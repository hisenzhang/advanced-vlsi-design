==> flow/design.v <==
module fixed_point_mac #(
  parameter INPUT_WIDTH = 16,       
  parameter INPUT_FRAC_WIDTH = 15,  
  parameter COEFF_WIDTH = 16,       
  parameter COEFF_FRAC_WIDTH = 15,  
  parameter ACCUM_WIDTH = 35        
) (
  input wire clk,                               
  input wire reset,                             
  input wire signed [INPUT_WIDTH-1:0] sample,   
  input wire signed [COEFF_WIDTH-1:0] coefficient,  
  output reg signed [ACCUM_WIDTH-1:0] accumulator   
);
  wire signed [INPUT_WIDTH+COEFF_WIDTH-1:0] mult_result;
  assign mult_result = sample * coefficient;
  always @(posedge clk or posedge reset) begin
    if (reset) begin
      accumulator <= 0;
    end else begin
      accumulator <= accumulator + {{5{mult_result[INPUT_WIDTH+COEFF_WIDTH-1]}}, mult_result[INPUT_WIDTH+COEFF_WIDTH-2:INPUT_FRAC_WIDTH+COEFF_FRAC_WIDTH-30]};
    end
  end
endmodule
==> From RTL to reports: fixed_point_mac <==
The steps from the RTL of fixed_point_mac to its reports follow in flow order.
Lines are those of the file above, counted from 1.
Operators: Yosys type, input widths -> output width; for muxes data width and select width s.
{ "design": {"top_module": "fixed_point_mac", "clock": "clk", "library": "sky130hd", "corner": "tt_025C_1v80"} }

==> After elaboration <==
Source: Yosys, flattened and elaborated, memories not mapped. Widths are those after wreduce; folded enables and synchronous resets count as part of the registers. Registers that Yosys merges into a memory's read port (data or address) are not register bits. Print and check cells do not count. Equal cells are merged and count once.
{ "bits": {"register_bits": 35, "out_inout_bits": 35} }
{ "classes": {"n_addsub": 1, "n_mul": 1} }
{ "ops": {"columns": ["cell", "count"], "rows": [
  ["$mul 16x16->32", 1],
  ["$add 35x35->35", 1]
]} }

==> Logic depth <==
Longest topological path by Yosys (ltp), each cell counted once; first at word level (registers and memories cut), then after technology mapping (sequential cells cut; the memories' decode and read muxes count).
{ "logic_depth": {"ltp_word": 2, "abc_area": 0, "ltp_mapped": 32, "mapped_depth_nobuf": 30} }

==> Netlist <==
The flow's flattened synthesis, as Yosys stat reports it; memories are mapped. The netlist is that of the ABC_AREA named above (0 if unset); the other value can give another one.
{ "by_type": {"columns": ["type", "count"], "rows": [
  ["sky130_fd_sc_hd__fa_1", 263],
  ["sky130_fd_sc_hd__ha_1", 119],
  ["sky130_fd_sc_hd__inv_1", 311],
  ["sky130_fd_sc_hd__dfrtp_1", 35],
  ["sky130_fd_sc_hd__and2_1", 126],
  ["sky130_fd_sc_hd__nand2_1", 149],
  ["sky130_fd_sc_hd__xnor2_1", 43],
  ["sky130_fd_sc_hd__a21oi_1", 46],
  ["sky130_fd_sc_hd__a21o_1", 26],
  ["sky130_fd_sc_hd__o21ai_0", 30],
  ["sky130_fd_sc_hd__xor2_1", 16],
  ["sky130_fd_sc_hd__nor2_1", 35],
  ["sky130_fd_sc_hd__clkbuf_1", 34],
  ["sky130_fd_sc_hd__a211oi_1", 13],
  ["sky130_fd_sc_hd__o21a_1", 11],
  ["sky130_fd_sc_hd__nand3_1", 16],
  ["sky130_fd_sc_hd__a31oi_1", 9],
  ["sky130_fd_sc_hd__nor3_1", 11]
]} }
Other cell types: 41; their cells: 100.
{ "mapped": {"seq_area_um2": 875.8, "mapped_area_um2": 12663.4, "flip_flops": 35, "stdcells": 1393, "buf_cells": 37} }

==> Timing after synthesis <==
Source: OpenSTA report_checks on the synthesized netlist (no wires, ideal clock, input and output delay 20% of the period each), path of least setup slack; recovery checks are left aside. Register names are those of the netlist, which keeps one name where synthesis merged equal registers.
{ "synth_path": {"path_type": "input to register", "startpoint": "in sample[15]", "endpoint": "reg accumulator[34]", "tclk_ns": 10.4, "t_arrival_ns": 9.568, "required_time_ns": 10.267, "path_buffers": 2, "t_first_pin_ns": 2.080, "path_delay_ns": 7.621, "path_slack_ns": 0.698, "path_stages": 28, "synth_period_reached_ns": 9.702} }
"path_delay_ns" = arrival - input delay + setup time.
"path_stages": output pins that drive a net of the path, with the launching flip-flop's if there is one; two outputs of one cell count as two.
"synth_period_reached_ns" is the clock period less the worst setup slack; recovery checks do not enter. This is arithmetic on one report: input and output delays are still those of the set period (20% each).
Between the ends stands the longest chain of elaborated cells between them, by number of cells; it is not shown to be the way that was timed. Of several equally long chains one is given.
A line is the first line of the expression or statement that the cell stems from. Yosys adds cells for indexed reads and writes and turns some case tables into memories.
{ "synth_between": {"cell_sequence": "sky130_fd_sc_hd__clkbuf_1 > sky130_fd_sc_hd__nand2_1 > sky130_fd_sc_hd__fa_1 > sky130_fd_sc_hd__inv_1 > sky130_fd_sc_hd__fa_1 > sky130_fd_sc_hd__fa_1 > sky130_fd_sc_hd__fa_1 > sky130_fd_sc_hd__fa_1 > sky130_fd_sc_hd__inv_1 > sky130_fd_sc_hd__fa_1 > sky130_fd_sc_hd__inv_1 > sky130_fd_sc_hd__ha_1 > sky130_fd_sc_hd__and3_4 > sky130_fd_sc_hd__nand3_1 > sky130_fd_sc_hd__or4_1 > sky130_fd_sc_hd__a31o_2 > sky130_fd_sc_hd__a21oi_1 > sky130_fd_sc_hd__xor2_1 > sky130_fd_sc_hd__ha_1 > sky130_fd_sc_hd__clkbuf_1 > sky130_fd_sc_hd__nand3_1 > sky130_fd_sc_hd__nor3b_1 > sky130_fd_sc_hd__o2111ai_1 > sky130_fd_sc_hd__a211oi_1 > sky130_fd_sc_hd__nor3_1 > sky130_fd_sc_hd__a221oi_1 > sky130_fd_sc_hd__nor3_1 > sky130_fd_sc_hd__xnor2_1", "elab_chain_cells": 2} }
{ "synth_lines": {"columns": ["item", "line", "text"], "rows": [
  ["start, declared", 10, "input wire signed [INPUT_WIDTH-1:0] sample,"],
  ["$mul 16x16->32", 15, "assign mult_result = sample * coefficient;"],
  ["$add 35x35->35", 20, "accumulator <= accumulator + {{5{mult_result[INPUT_WIDTH+COEFF_WIDTH-1]}}, mult_result[INPUT_WIDTH+COEFF_WIDTH ..."],
  ["end, assigned", 18, "accumulator <= 0;"],
  ["end, assigned", 20, null],
  ["end, declared", 12, "output reg signed [ACCUM_WIDTH-1:0] accumulator"]
]} }

==> Path in the finished layout <==
Path of least setup slack in the final report of run A (OpenROAD, finished layout, wires in). Where an end is a register, its clock arrival counts in the times.
{ "layout_path": {"path_type": "input to register", "startpoint": "in coefficient[12]", "endpoint": "reg accumulator[34]", "t_arrival_ns": 8.41, "path_buffers": 3, "tclk_ns": 6.02, "path_stages": 29, "path_slack_ns": -2.16, "t_first_pin_ns": 1.20, "required_time_ns": 6.24} }
Between the ends stands the longest chain of elaborated cells between them, by number of cells; it is not shown to be the way that was timed. Of several equally long chains one is given.
{ "layout_between": {"cell_sequence": "sky130_fd_sc_hd__buf_2 > sky130_fd_sc_hd__buf_4 > sky130_fd_sc_hd__nand2_4 > sky130_fd_sc_hd__fa_1 > sky130_fd_sc_hd__inv_1 > sky130_fd_sc_hd__fa_1 > sky130_fd_sc_hd__fa_2 > sky130_fd_sc_hd__fa_1 > sky130_fd_sc_hd__fa_1 > sky130_fd_sc_hd__inv_2 > sky130_fd_sc_hd__fa_1 > sky130_fd_sc_hd__inv_2 > sky130_fd_sc_hd__ha_4 > sky130_fd_sc_hd__and3_4 > sky130_fd_sc_hd__nand3_2 > sky130_fd_sc_hd__or4_4 > sky130_fd_sc_hd__a31o_4 > sky130_fd_sc_hd__buf_6 > sky130_fd_sc_hd__a21oi_4 > sky130_fd_sc_hd__xor2_2 > sky130_fd_sc_hd__ha_4 > sky130_fd_sc_hd__nand3_4 > sky130_fd_sc_hd__nor3b_4 > sky130_fd_sc_hd__o2111ai_2 > sky130_fd_sc_hd__a211oi_4 > sky130_fd_sc_hd__or3_4 > sky130_fd_sc_hd__a21oi_1 > sky130_fd_sc_hd__nor3_2 > sky130_fd_sc_hd__xnor2_1", "elab_chain_cells": 2} }
{ "layout_lines": {"columns": ["item", "line", "text"], "rows": [
  ["start, declared", 11, "input wire signed [COEFF_WIDTH-1:0] coefficient,"],
  ["$mul 16x16->32", 15, "assign mult_result = sample * coefficient;"],
  ["$add 35x35->35", 20, "accumulator <= accumulator + {{5{mult_result[INPUT_WIDTH+COEFF_WIDTH-1]}}, mult_result[INPUT_WIDTH+COEFF_WIDTH ..."],
  ["end, assigned", 18, "accumulator <= 0;"],
  ["end, assigned", 20, null],
  ["end, declared", 12, "output reg signed [ACCUM_WIDTH-1:0] accumulator"]
]} }

Subject: flow runs of fixed_point_mac

Hi,

Measured data: module fixed_point_mac, platform sky130hd, 2 stored runs of the flow under differing settings, order arbitrary. Input and output delays are each 20% of the period that was set; the output load is 0.01 pF.
"achieved clock period (ns)": clock period set for the run, less the worst setup slack. It is reckoned from that one timing run; input and output delays stay at 20% of the period that was set.
By "worst setup path time (ns)" is meant the share of the clock period that the worst setup path is allowed (20% is reserved at inputs, 20% at outputs), minus its slack. Clock arrival times at its registers enter into it.

settings of run A
{
  "period_ns": 6.02,
  "CORE_UTILIZATION": 45,
  "SETUP_SLACK_MARGIN": -0.29,
  "CORE_ASPECT_RATIO": 0.58,
  "TNS_END_PERCENT": 20,
  "GPL_TIMING_DRIVEN": 1,
  "CAP_MARGIN": 20,
  "CORE_MARGIN": 2,
  "SLEW_MARGIN": 20
}
report of run A
yosys chip area after synthesis (um^2): 12663.4
finish__design__die__area: 29548.7
finish__design__instance__area__stdcell: 17211.5
finish__design__instance__utilization: 0.6256
finish__timing__setup__ws: -2.163
finish__timing__setup__tns: -36.356
finish__timing__hold__ws: 0.513
achieved clock period (ns): 8.183
worst setup path time (ns): 6.98
worst setup path kind: input to register

settings of run B
{
  "period_ns": 18.2,
  "CORE_UTILIZATION": 62,
  "SETUP_SLACK_MARGIN": -0.66,
  "PLACE_DENSITY_LB_ADDON": 0.04,
  "HOLD_SLACK_MARGIN": 0.12,
  "GPL_ROUTABILITY_DRIVEN": 0,
  "MIN_ROUTING_LAYER": "met2",
  "MAX_ROUTING_LAYER": "met4",
  "CAP_MARGIN": 20,
  "CORE_MARGIN": 2,
  "SLEW_MARGIN": 20
}
report of run B
yosys chip area after synthesis (um^2): 12663.4
finish__design__die__area: 21584.0
finish__design__instance__area__stdcell: 13703.1
finish__design__instance__utilization: 0.6794
finish__timing__setup__ws: 5.616
finish__timing__setup__tns: 0.000
finish__timing__hold__ws: 0.503
achieved clock period (ns): 12.584
worst setup path time (ns): 8.94
worst setup path kind: input to register

Regards
